==> flow/design.v <==
`timescale 1ns / 1ps
module alu (
input clk,
    input wire [3:0] operand1, operand2,  
    input wire [3:0] alu_op,             
    output reg [3:0] result,             
    output reg zero_flag=0,                
    output reg carry_flag=0,               
    output reg write_enable=0           
);
    always @(posedge clk) 
begin
        carry_flag = 0;
	zero_flag=0;
case (alu_op)
            4'b0000: begin  
                {carry_flag, result} = operand1 + operand2;  
                write_enable = 1;  
            end
            4'b0001: begin  
                {carry_flag, result} = {1'b0, operand1} - operand2;  
                write_enable = 1;  
            end
            4'b0010: begin  
                result = operand1 * operand2;
                write_enable = 1;  
            end
            4'b0011: begin  
                if (operand2 != 0) begin
                    result = operand1 / operand2;
                end else begin
                    result = 4'b0000;  
                end
                write_enable = 1;  
            end
            4'b0100: begin  
                result = operand1 & operand2;
                write_enable = 1;  
            end
            4'b0101: begin  
                result = operand1 | operand2;
                write_enable = 1;  
            end
            4'b0110: begin  
                result = operand1 ^ operand2;
                write_enable = 1;  
            end
            4'b0111: begin  
                result = ~(operand1 ^ operand2);
                write_enable = 1;  
            end
            4'b1000: begin  
                result = ~operand1;
                write_enable = 1;  
            end
            4'b1001: begin  
                result = operand1 >> 1;
                write_enable = 1;  
            end
            4'b1010: begin  
                result = operand1 << 1;
                write_enable = 1;  
            end
            default: begin
                result = 4'b0000;
                write_enable = 0;  
            end
        endcase
        zero_flag = (result == 4'b0000);  
    end
endmodule
`timescale 1ns / 1ps
module microprocessor (
    input wire clk,                
    input wire reset,              
    input wire [3:0] instruction,  
    input wire [1:0] read_sel1,    
    input wire [1:0] read_sel2,    
    input wire [1:0] write_sel,    
    output wire [3:0] result,      
    output wire zero_flag,         
    output wire carry_flag         
);
    wire [3:0] operand1, operand2;  
    wire write_enable;              
    register_file rf (
        .clk(clk),
        .reset(reset),
        .read_sel1(read_sel1),
        .read_sel2(read_sel2),
        .write_sel(write_sel),
        .write_data(result),
        .write_enable(write_enable),  
        .operand1(operand1),
        .operand2(operand2)
    );
    alu alu_unit (
	.clk(clk),
        .operand1(operand1),
        .operand2(operand2),
        .alu_op(instruction),
        .result(result),
        .zero_flag(zero_flag),
        .carry_flag(carry_flag),
        .write_enable(write_enable)  
    );
endmodule
`timescale 1ns / 1ps
module register_file (
    input wire clk,                
    input wire reset,              
    input wire [1:0] read_sel1,    
    input wire [1:0] read_sel2,    
    input wire [1:0] write_sel,    
    input wire [3:0] write_data,   
    input wire write_enable,       
    output reg [3:0] operand1,     
    output reg [3:0] operand2     
);
reg [3:0] register1,register2,register3, register4;   
    always @(posedge clk or posedge reset) begin
        if (reset) 
begin
            register1 <= 4'd0;
            register2 <= 4'd1;
            register3 <= 4'd2;
            register4 <= 4'd3;
        end 
else if (write_enable) 
begin
            case(write_sel)
0: begin register1<= write_data; end
1: begin register2<= write_data; end
2: begin register3<= write_data; end
3: begin register4<= write_data; end
default: begin register1<= write_data; end
endcase
end
end
    always @(*) 
begin
        case({read_sel1, read_sel2})
4'd0 : begin operand1= register1; operand2= register1; end
4'd1 : begin operand1= register1; operand2= register2; end
4'd2 : begin operand1= register1; operand2= register3; end
4'd3 : begin operand1= register1; operand2= register4; end
4'd4 : begin operand1= register2; operand2= register1; end
4'd5 : begin operand1= register2; operand2= register2; end
4'd6 : begin operand1= register2; operand2= register3; end
4'd7 : begin operand1= register2; operand2= register4; end
4'd8 : begin operand1= register3; operand2= register1; end
4'd9 : begin operand1= register3; operand2= register2; end
4'd10: begin operand1= register3; operand2= register3; end
4'd11: begin operand1= register3; operand2= register4; end
4'd12: begin operand1= register4; operand2= register1; end
4'd13: begin operand1= register4; operand2= register2; end
4'd14: begin operand1= register4; operand2= register3; end
4'd15: begin operand1= register4; operand2= register4; end
default: begin operand1= register1; operand2= register1; end 
endcase
end
endmodule
* Step by step through the tools: microprocessor *
What the tools print for microprocessor, step after step.
Line numbers count from 1 in the design file above.
Library cell names are shortened.
A cell with - has no value.

inputs
  top module = microprocessor
  clock port = clk
  library = sky130hd
  library corner = tt_025C_1v80

* Word level *
Source: Yosys, flattened and elaborated, memories not mapped. Widths are those after wreduce. Registers that Yosys merges into a memory's read port (data or address) are not register bits. Print and check cells do not count. Equal cells are merged and count once.

bit counts
  output and inout port bits = 6
  register bits = 23
  word-level cells = 69

cells by class
  add/subtract/negate cells = 2
  equality and inequality tests = 28
  multipliers = 1
  divide/modulo/power cells = 1
  bitwise operators = 5
  reductions and logical operators = 18
  mux-type cells = 6

operator list
  operator                                                        count
  4-bit equality test with constant B                             11
  4-bit parallel mux with 11-bit select                           1
  4-bit by 3-bit equality test with 1-bit output with constant B  8
  4-bit OR reduction                                              8
  4-bit parallel mux with 4-bit select                            2
  4-bit by 2-bit equality test with 1-bit output with constant B  4
  4-bit by 4-bit divider with 4-bit output                        1
  4-bit by 4-bit multiplier with 4-bit output                     1
  4-bit zero test                                                 3
  11-bit OR reduction                                             1
  2-bit AND reduction                                             4
  4-bit by 1-bit equality test with 1-bit output with constant B  2
  4-bit NOT                                                       2
  4-bit by 4-bit adder with 5-bit output                          1
  4-bit by 4-bit subtractor with 5-bit output                     1
  2-bit equality test with constant B                             2
  4-bit bitwise AND                                               1
  4-bit OR                                                        1
  4-bit bitwise XOR                                               1
  4-bit nonzero test                                              1
  4-bit two-way mux                                               1
  2-bit by 1-bit equality test with 1-bit output with constant B  1
  2-bit zero test                                                 1
  1-bit parallel mux with 2-bit select                            1
  1-bit two-way mux                                               1

* Logic depth *
Depth = most cells in a row (Yosys ltp): at word level without a register or memory, in the mapped netlist without a sequential cell, where the memories' decode and read muxes count.

logic depth
  depth after elaboration = 7
  ABC_AREA = 0
  mapped depth = 22
  gate-level depth less buffers = 22

* Netlist *
Source: synth_stat.txt of the flow (Yosys; design flattened, memories mapped). It holds for the ABC_AREA given above (unset counts as 0); a run with the other value may have another netlist.
Totals and module areas in this step are rounded.

cell types
  cell type  count  area in all (sq um)
  ha_1       29     362.848
  dfrtp_1    12     300.288
  mux2_2     19     213.955
  mux4_2     8      180.173
  dfxtp_1    7      140.134
  dfstp_2    4      105.101
  xnor2_1    8      70.067
  a21oi_1    13     65.062
  inv_1      17     63.811
  nand2_1    12     45.043
  fa_1       2      40.038
  nand2b_1   6      37.536
  nor2b_1    5      31.28
  mux2i_1    3      30.029
  nand3b_1   4      30.029
  nor2_1     8      30.029
  o21a_1     4      30.029
  o21ai_0    6      30.029

Other cell types: 33; their cells: 56.

mapped netlist
  area of sequential cells = 0.0005455 sq mm
  standard cells after synthesis = 223
  cell area after synthesis = 0.002218 sq mm
  flip-flop cells = 23

By module: a second synthesis without flattening, with its own total; a netlist apart from the flattened one above.

second synthesis, totals
  cells (unflattened synthesis) = 214
  area (unflattened synthesis) = 0.002221 sq mm

Rows give one instance, submodules left out.

by module
  module          instances  area (sq mm)  cells
  alu             1          0.001413      169
  register_file   1          0.0008083     45
  microprocessor  1          0             0

* Timing after synthesis *
Source: OpenSTA report_checks on the synthesized netlist (no wires, ideal clock, input and output delay 20% of the period each), path of least setup slack; recovery checks are left aside. Register names are those of the netlist, which keeps one name where synthesis merged equal registers.

timing post-synthesis
  path kind = input port to flip-flop
  start point = input port read_sel1[1]
  end point = register alu_unit.zero_flag
  period = 8.31 ns
  buffers on the path = 0
  arrival time = 5.626 ns
  slack = 2.596 ns
  setup time = 0.088 ns
  delay of the path = 4.052 ns
  launch time at the first pin = 1.662 ns
  input delay = 1.662 ns
  required time = 8.222 ns
  driving pins on the path = 21
  period reached after synthesis = 5.714 ns

"delay of the path" = arrival - input delay + setup time.
"driving pins on the path": output pins that drive a net of the path, with the launching flip-flop's if there is one; two outputs of one cell count as two.
"period reached after synthesis" = period - worst setup slack (recovery checks aside). The figure is calculated, with input and output delays left at 20% of the set period.
The rows between start and end are the longest chain of elaborated cells between them; the timing report does not say that the signal goes this way. Where chains are equally long, one stands for them.
A line is the first line of the expression or statement that the cell stems from. Yosys adds cells for indexed reads and writes and turns some case tables into memories.

between the ends, post-synthesis
  cell sequence = mux4_2 > ha_1 > inv_1 > a21oi_1 > ha_1 > a21oi_1 > nor3_1 > mux2_2 > ha_1 > o21ai_0 > a21oi_1 > o21a_1 > nand2_1 > o21ai_0 > ha_1 > a21boi_0 > o21a_1 > o21a_1 > o21ai_1 > nand4b_1 > nor4_2
  length of the longest elaborated chain = 7
  elaborated cells between the ends (all ways) = 39
  classes of those cells = add/sub: 2; mul: 1; div: 1; eq/ne: 15; mux: 4; logic: 5; reduce/logical: 11

ends and longest elaborated chain, post-synthesis
  what                                      RTL line  text
  start, declared                           77        input wire [1:0] read_sel1,
  4-bit equality test                       142       case({read_sel1, read_sel2})
  4-bit OR reduction                        -
  4-bit parallel mux with 4-bit select      142
  4-bit by 4-bit divider with 4-bit output  30        result = operand1 / operand2;
  4-bit two-way mux                         29        if (operand2 != 0) begin
  4-bit parallel mux with 11-bit select     15        case (alu_op)
  4-bit zero test                           69        zero_flag = (result == 4'b0000);
  end, assigned                             14        zero_flag=0;
  end, assigned                             69
  end, declared                             7         output reg zero_flag=0,

* Worst path after layout *
From the final timing report of record 1: the path of least setup slack in the routed layout; clock arrival at registers is part of the times.

timing after layout
  path kind = input port to flip-flop
  start point = input port read_sel1[1]
  end point = register alu_unit.zero_flag
  setup time = 0.08 ns
  driving pins on the path = 22
  input delay = 0.75 ns
  required time = 3.91 ns
  arrival time = 4.72 ns
  buffers on the path = 1
  period = 3.73 ns
  slack = -0.81 ns
  launch time at the first pin = 0.75 ns

The rows between start and end are the longest chain of elaborated cells between them; the timing report does not say that the signal goes this way. Where chains are equally long, one stands for them.

between the ends, after layout
  cell sequence = buf_6 > mux4_2 > ha_4 > a21oi_4 > a21oi_4 > ha_4 > a21oi_2 > nor3_4 > mux2_4 > ha_4 > o21ai_2 > a21oi_2 > o21a_2 > nand2_1 > o21ai_1 > ha_1 > a21boi_1 > o21a_1 > o21a_1 > o21ai_2 > nand4b_1 > nor4_2
  length of the longest elaborated chain = 7
  elaborated cells between the ends (all ways) = 39
  classes of those cells = add/sub: 2; mul: 1; div: 1; eq/ne: 15; mux: 4; logic: 5; reduce/logical: 11

ends and longest elaborated chain, after layout
  what                                      RTL line  text
  start, declared                           77        input wire [1:0] read_sel1,
  4-bit equality test                       142       case({read_sel1, read_sel2})
  4-bit OR reduction                        -
  4-bit parallel mux with 4-bit select      142
  4-bit by 4-bit divider with 4-bit output  30        result = operand1 / operand2;
  4-bit two-way mux                         29        if (operand2 != 0) begin
  4-bit parallel mux with 11-bit select     15        case (alu_op)
  4-bit zero test                           69        zero_flag = (result == 4'b0000);
  end, assigned                             14        zero_flag=0;
  end, assigned                             69
  end, declared                             7         output reg zero_flag=0,

Hand-over note for microprocessor

Module microprocessor, platform sky130hd: 2 stored runs of the flow (Yosys, OpenROAD) with differing settings, in no particular order. Input and output delays are each 20% of the period that was set; the output load is 0.01 pF.
"worst setup path time" = time allowed to the worst setup path (clock period - input delay - output delay, where it has them) - its slack; a late launch clock adds to it, a late capture clock takes from it.
"power consumption" is the tool's figure for a default switching activity; nothing was simulated.
Measured values are rounded.
Among the settings, . means not set for that run.

name                                                       record 1                 record 2
period_ns                                                  3.73                     5.05
CORE_UTILIZATION                                           27                       48
SETUP_SLACK_MARGIN                                         -0.36                    -0.39
PLACE_DENSITY_LB_ADDON                                     0.19                     .
CORE_MARGIN                                                10                       7
MAX_ROUTING_LAYER                                          met4                     met5
CAP_MARGIN                                                 20                       15
SLEW_MARGIN                                                20                       35
PLACE_DENSITY                                              .                        0.61
CORE_ASPECT_RATIO                                          .                        0.84
CELL_PAD_IN_SITES_GLOBAL_PLACEMENT                         .                        2
CELL_PAD_IN_SITES_DETAIL_PLACEMENT                         .                        0
ABC_AREA                                                   .                        0
utilization in the final report (%)                        37.4                     62.5
worst setup path time (ns)                                 3.79                     4.21
worst setup path kind                                      input port to flip-flop  input port to flip-flop
worst hold slack in the final report (ns)                  0.531                    0.557
power consumption (mW)                                     3.097                    2.140
netlist area reported by Yosys (sq mm)                     0.002218                 0.002218
worst setup slack after layout (ns)                        -0.810                   -0.171
area of the standard cells in the finished layout (sq mm)  0.003029                 0.002751
area of the die (sq mm)                                    0.01224                  0.006728

End of note.
